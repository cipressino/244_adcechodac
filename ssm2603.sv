==> flow/design.v <==
`default_nettype none
module ssm2603 (
    input   wire            MCLK,
    input   wire            RESET,
    output  logic           BCLK,
    output  logic           RECLRC,
    input   wire            RECDAT,
    output  logic           PBDAT,
    output  logic           PBLRC,
    output  logic [15:0]    RECDATLEFT,
    output  logic [15:0]    RECDATRIGHT,
    output  logic           FIFO_REQ_WRITE_LEFT,
    output  logic           FIFO_REQ_WRITE_RIGHT,
    input   wire  [15:0]    PBDATLEFT,
    input   wire  [15:0]    PBDATRIGHT,
    output  logic           FIFO_REQ_READ_LEFT,
    output  logic           FIFO_REQ_READ_RIGHT
);
    localparam divider256_when_Lch_lsb_recorded = 8'h3E;
    localparam divider256_when_Rch_lsb_recorded = 8'hBE;
    logic           clk;
    logic           reset;
    logic [1:0]     divider4;
    logic [7:0]     divider256;
    logic [7:0]     n_divider256;
    logic [15:0]    sound_data;
    logic [15:0]    n_sound_data; 
    logic [15:0]    reading_data;
    logic [15:0]    n_reading_data;
    assign clk = MCLK;
    assign reset = RESET;
    assign BCLK = divider4[1];
    always_ff@(posedge clk) begin
        if (reset == 1'b1) begin
            divider4 <= 2'b10;
        end else begin
            divider4 <= divider4 + 2'b01;
        end
    end
    assign PBLRC = ~divider256[7];
    assign RECLRC = ~divider256[7];
    always_comb begin
        n_divider256 = divider256 + 8'h1;
    end
    always_ff@(posedge clk) begin
        if (reset == 1'b1) begin
            divider256 <= 8'hfe;
        end else begin
            divider256 <= n_divider256;
        end
    end
    logic [15:0]        pbsound_data_left;
    logic [15:0]        pbsound_data_right;
    always_comb begin
        FIFO_REQ_READ_LEFT = 1'b0;
        FIFO_REQ_READ_RIGHT = 1'b0;
        if (n_divider256 == 8'hff) begin
            FIFO_REQ_READ_LEFT = 1'b1;
        end
        if (n_divider256 == 8'h7f) begin
            FIFO_REQ_READ_RIGHT = 1'b1;
        end
    end
    always_ff@(posedge clk) begin
        if (reset == 1'b1) begin
            pbsound_data_left <= 16'h0000;
            pbsound_data_right <= 16'h0000;
        end else begin
            if (n_divider256 == 8'hff) begin
                pbsound_data_left <=  PBDATLEFT;
            end
            if (n_divider256 == 8'h7f) begin
                pbsound_data_right <=  PBDATRIGHT;
            end
        end
    end
    always_comb begin
        n_sound_data = sound_data;
        if (divider256 == 8'hff) begin
            n_sound_data = pbsound_data_left;
        end else if (divider256 == 8'h7f) begin
            n_sound_data = pbsound_data_right;
        end else begin
            if (divider4 == 2'b11) begin
                n_sound_data = {sound_data[14:0], 1'b0} ;
            end
        end
    end
    always_ff@(posedge clk) begin
        if (reset == 1'b1) begin
            sound_data <= 16'h0000;
        end else begin
            sound_data <= n_sound_data;
        end
    end
    assign PBDAT = sound_data[15];
    always_comb begin
        n_reading_data = reading_data;
        if (divider256 == 8'h7e || divider256 == 8'hfe) begin
            n_reading_data = 'd0;
        end
        if (divider4 == 2'b01) begin
            n_reading_data = {reading_data[14:0], RECDAT} ;
        end
    end
    always_ff@(posedge clk) begin
        if (reset == 1'b1) begin
            reading_data <= 16'b0;
        end else begin
            reading_data <= n_reading_data;
        end
    end
    logic [15:0]        n_RECDATLEFT;
    logic [15:0]        n_RECDATRIGHT;
    always_comb begin
        n_RECDATLEFT = RECDATLEFT;
        n_RECDATRIGHT = RECDATRIGHT;
        if (n_divider256 == divider256_when_Lch_lsb_recorded) begin
            n_RECDATLEFT = n_reading_data;
        end
        if (n_divider256 == divider256_when_Rch_lsb_recorded) begin
            n_RECDATRIGHT = n_reading_data;
        end
    end
    always_ff@(posedge clk) begin
        if (reset == 1'b1) begin
            RECDATLEFT <= 'd0;
            RECDATRIGHT <= 'd0;
        end else begin
            RECDATLEFT <= n_RECDATLEFT;
            RECDATRIGHT <= n_RECDATRIGHT;
        end
    end
    always_comb begin
        FIFO_REQ_WRITE_LEFT = 1'b0;
        FIFO_REQ_WRITE_RIGHT = 1'b0;
        if (divider256 == divider256_when_Lch_lsb_recorded) begin
            FIFO_REQ_WRITE_LEFT = 1'b1;
        end
        if (divider256 == divider256_when_Rch_lsb_recorded) begin
            FIFO_REQ_WRITE_RIGHT = 1'b1;
        end
    end
endmodule
`default_nettype wire
* Reports on ssm2603
What the tools print for ssm2603, step after step.
Line numbers count from 1 in the design file above.
A cell with -- has no value.
- Design top :: ssm2603
- Clock port :: MCLK
- Cell library :: sky130hd
- Corner :: tt_025C_1v80

* After elaboration
Source: Yosys, flattened and elaborated, memories not mapped. Widths are those after wreduce. Registers that Yosys merges into a memory's read port (data or address) are not register bits. Print and check cells do not count. Equal cells are merged and count once.
- Add/sub/neg operators :: 2
- Eq/ne operators :: 12
- Multiplexer cells :: 9
- Bitwise operators :: 1
- Reductions and logical operators :: 2
** Operators with widths (number)
- 2-to-1 mux 16 bit :: 5
- equality test 8 bit (second input constant) :: 5
- equality test 8 x 7 -> 1 bit (second input constant) :: 3
- equality test 8 x 6 -> 1 bit (second input constant) :: 2
- adder 8 x 1 -> 8 bit (second input constant) :: 1
- 2-to-1 mux 1 bit :: 4
- nonzero test 3 bit :: 1
- adder 2 x 1 -> 2 bit (second input constant) :: 1
- equality test 2 x 1 -> 1 bit (second input constant) :: 1
- equality test 2 bit (second input constant) :: 1
- logical OR 1 bit :: 1
- inverter 1 bit :: 1
- Register bits :: 106
- Bits of input ports :: 35
- Output and inout port bits :: 40

* Logic depth
Depth = most cells in a row (Yosys ltp): at word level without a register or memory, in the mapped netlist without a sequential cell, where the memories' decode and read muxes count.
- Word-level depth :: 4
- ABC_AREA :: 0
- Gate-level depth with buffers :: 8

* Synthesis result
Source: synth_stat.txt of the flow (Yosys; design flattened, memories mapped). It holds for the ABC_AREA given above (unset counts as 0); a run with the other value may have another netlist.
The area totals of this step are shown rounded.
- Cells in the netlist :: 483
- Mapped area :: 4800 um^2
- Area of sequential cells :: 2120 um^2
- Flip-flops :: 106
- Buffer cells :: 35
** Cell types
- sky130_fd_sc_hd__dfxtp_1 :: number 106, area in all 2.12E+03 um^2
- sky130_fd_sc_hd__mux2i_1 :: number 79, area in all 790.758 um^2
- sky130_fd_sc_hd__nand2b_1 :: number 103, area in all 644.368 um^2
- sky130_fd_sc_hd__a211oi_1 :: number 30, area in all 225.216 um^2
- sky130_fd_sc_hd__nand3b_1 :: number 17, area in all 127.622 um^2
- sky130_fd_sc_hd__a21o_1 :: number 16, area in all 120.115 um^2
- sky130_fd_sc_hd__clkbuf_1 :: number 25, area in all 93.84 um^2
- sky130_fd_sc_hd__nor2b_1 :: number 15, area in all 93.84 um^2
- sky130_fd_sc_hd__ha_1 :: number 6, area in all 75.072 um^2
- sky130_fd_sc_hd__inv_1 :: number 20, area in all 75.072 um^2
- sky130_fd_sc_hd__nand2_1 :: number 20, area in all 75.072 um^2
- sky130_fd_sc_hd__buf_12 :: number 2, area in all 40.038 um^2
- sky130_fd_sc_hd__buf_4 :: number 5, area in all 37.536 um^2
- sky130_fd_sc_hd__nand4_2 :: number 3, area in all 37.536 um^2
- sky130_fd_sc_hd__xor2_1 :: number 3, area in all 26.275 um^2
- sky130_fd_sc_hd__nor4_2 :: number 2, area in all 25.024 um^2
- sky130_fd_sc_hd__nor2_1 :: number 6, area in all 22.522 um^2
- sky130_fd_sc_hd__xnor2_1 :: number 2, area in all 17.517 um^2
Other cell types: 16; their cells: 23.

* Worst setup path after synthesis
OpenSTA on the mapped netlist: ideal clock, no wires. The path of least setup slack (recovery checks aside). Input and output delay are each 20% of the period. Register names are those of the netlist, which keeps one name where synthesis merged equal registers.
- Path type :: register -> output
- From :: register divider256[0]
- To :: output FIFO_REQ_READ_LEFT
- Clock period :: 2230 ps
- Launch time at the first pin :: 0 ps
- Arrival :: 1719 ps
- Required time :: 1784 ps
- Path slack :: 65 ps
- Delay of the path :: 1719 ps
- Stages :: 8
- Buffers on the path :: 2
- Synthesis period reached :: 2165 ps
"delay of the path" = arrival - input delay + setup time.
At an output port there is no setup time.
"stages": output pins that drive a net of the path, with the launching flip-flop's if there is one; two outputs of one cell count as two.
"synthesis period reached" is the clock period less the worst setup slack; recovery checks do not enter. This is arithmetic on one report: input and output delays are still those of the set period (20% each).
Between the ends stands the longest chain of elaborated cells between them, by number of cells; it is not shown to be the way that was timed. Of several equally long chains one is given.
Each line given opens the expression or statement behind the cell; cells for indexed reads and writes are added by Yosys, which also makes memories of some case tables.
- Cell sequence :: sky130_fd_sc_hd__dfxtp_1 -> sky130_fd_sc_hd__ha_1 -> sky130_fd_sc_hd__and2_4 -> sky130_fd_sc_hd__nand4_2 -> sky130_fd_sc_hd__xor2_2 -> sky130_fd_sc_hd__nor4_2 -> sky130_fd_sc_hd__buf_4 -> sky130_fd_sc_hd__buf_12
- Cells in the longest elaborated chain :: 3
- Elaborated cells between the ends (all ways) :: 3
- Those cells by class :: 1 x add/sub; 1 x eq/ne; 1 x mux
** Ends and longest elaborated chain, after synthesis
- from (decl) :: RTL line 24 : logic [7:0]     divider256;
- from (assign) :: RTL line 47 : divider256 <= 8'hfe;
- from (assign) :: RTL line 49 : divider256 <= n_divider256;
- adder 8 x 1 -> 8 bit :: RTL line 43 : n_divider256 = divider256 + 8'h1;
- equality test 8 bit :: RTL line 57 : if (n_divider256 == 8'hff) begin
- 2-to-1 mux 1 bit :: RTL line 57
- to (decl) :: RTL line 16 : output  logic           FIFO_REQ_READ_LEFT,

* Timing after layout
From the final timing report of run 1: the path of least setup slack in the routed layout; clock arrival at registers is part of the times.
The report prints the path's times to 10 ps; the period is as set.
- Path type :: register -> output
- From :: register divider256[0]
- To :: output FIFO_REQ_READ_LEFT
- Clock period :: 2680 ps
- Launch time at the first pin :: 340 ps
- Arrival :: 2020 ps
- Required time :: 2140 ps
- Path slack :: 120 ps
- Stages :: 6
- Buffers on the path :: 1
Between the ends stands the longest chain of elaborated cells between them, by number of cells; it is not shown to be the way that was timed. Of several equally long chains one is given.
- Cell sequence :: sky130_fd_sc_hd__dfxtp_1 -> sky130_fd_sc_hd__ha_1 -> sky130_fd_sc_hd__nand2b_1 -> sky130_fd_sc_hd__o21a_1 -> sky130_fd_sc_hd__nor4_4 -> sky130_fd_sc_hd__dlygate4sd2_1
- Cells in the longest elaborated chain :: 3
- Elaborated cells between the ends (all ways) :: 3
- Those cells by class :: 1 x add/sub; 1 x eq/ne; 1 x mux
** Ends and longest elaborated chain, post-layout
- from (decl) :: RTL line 24 : logic [7:0]     divider256;
- from (assign) :: RTL line 47 : divider256 <= 8'hfe;
- from (assign) :: RTL line 49 : divider256 <= n_divider256;
- adder 8 x 1 -> 8 bit :: RTL line 43 : n_divider256 = divider256 + 8'h1;
- equality test 8 bit :: RTL line 57 : if (n_divider256 == 8'hff) begin
- 2-to-1 mux 1 bit :: RTL line 57
- to (decl) :: RTL line 16 : output  logic           FIFO_REQ_READ_LEFT,

# Flow runs of ssm2603

Design ssm2603 on sky130hd. What follows are 2 stored runs of the flow, each under its own settings; their order means nothing. The constraints put input and output delay at 20% of the set period each and load the outputs with 0.01 pF.
"period reached" = clock period - worst setup slack. The figure is calculated, with input and output delays left at 20% of the set period.
"critical path time": the worst setup path's part of the clock period (all of it between registers, 20% less for each end at a port) less its slack. A launch clock that arrives late makes it longer, a capture clock that arrives late makes it shorter.
"critical path time" is known to 10 ps.
The measured numbers are rounded.

** Run 1
- Settings :: period_ns=2.68; CAP_MARGIN=20; CORE_MARGIN=2; CORE_UTILIZATION=40; SLEW_MARGIN=20
- Yosys chip area after synthesis :: 4,800 um^2
- Full die area :: 12,900 um^2
- Standard-cell area of the final layout :: 5,960 um^2
- Worst setup slack after layout :: 120 ps
- Setup total negative slack :: 0 ps
- Period reached :: 2,560 ps
- Critical path time :: 2,020 ps
- Worst setup path type :: register -> output

** Run 2
- Settings :: period_ns=3.19; CORE_UTILIZATION=32; PLACE_DENSITY=0.8; CELL_PAD_IN_SITES_GLOBAL_PLACEMENT=3; GPL_TIMING_DRIVEN=0; CTS_CLUSTER_SIZE=38; CAP_MARGIN=20; CORE_MARGIN=2; SLEW_MARGIN=20
- Yosys chip area after synthesis :: 4,800 um^2
- Full die area :: 16,000 um^2
- Standard-cell area of the final layout :: 6,070 um^2
- Worst setup slack after layout :: 218 ps
- Setup total negative slack :: 0 ps
- Period reached :: 2,972 ps
- Critical path time :: 2,330 ps
- Worst setup path type :: register -> output
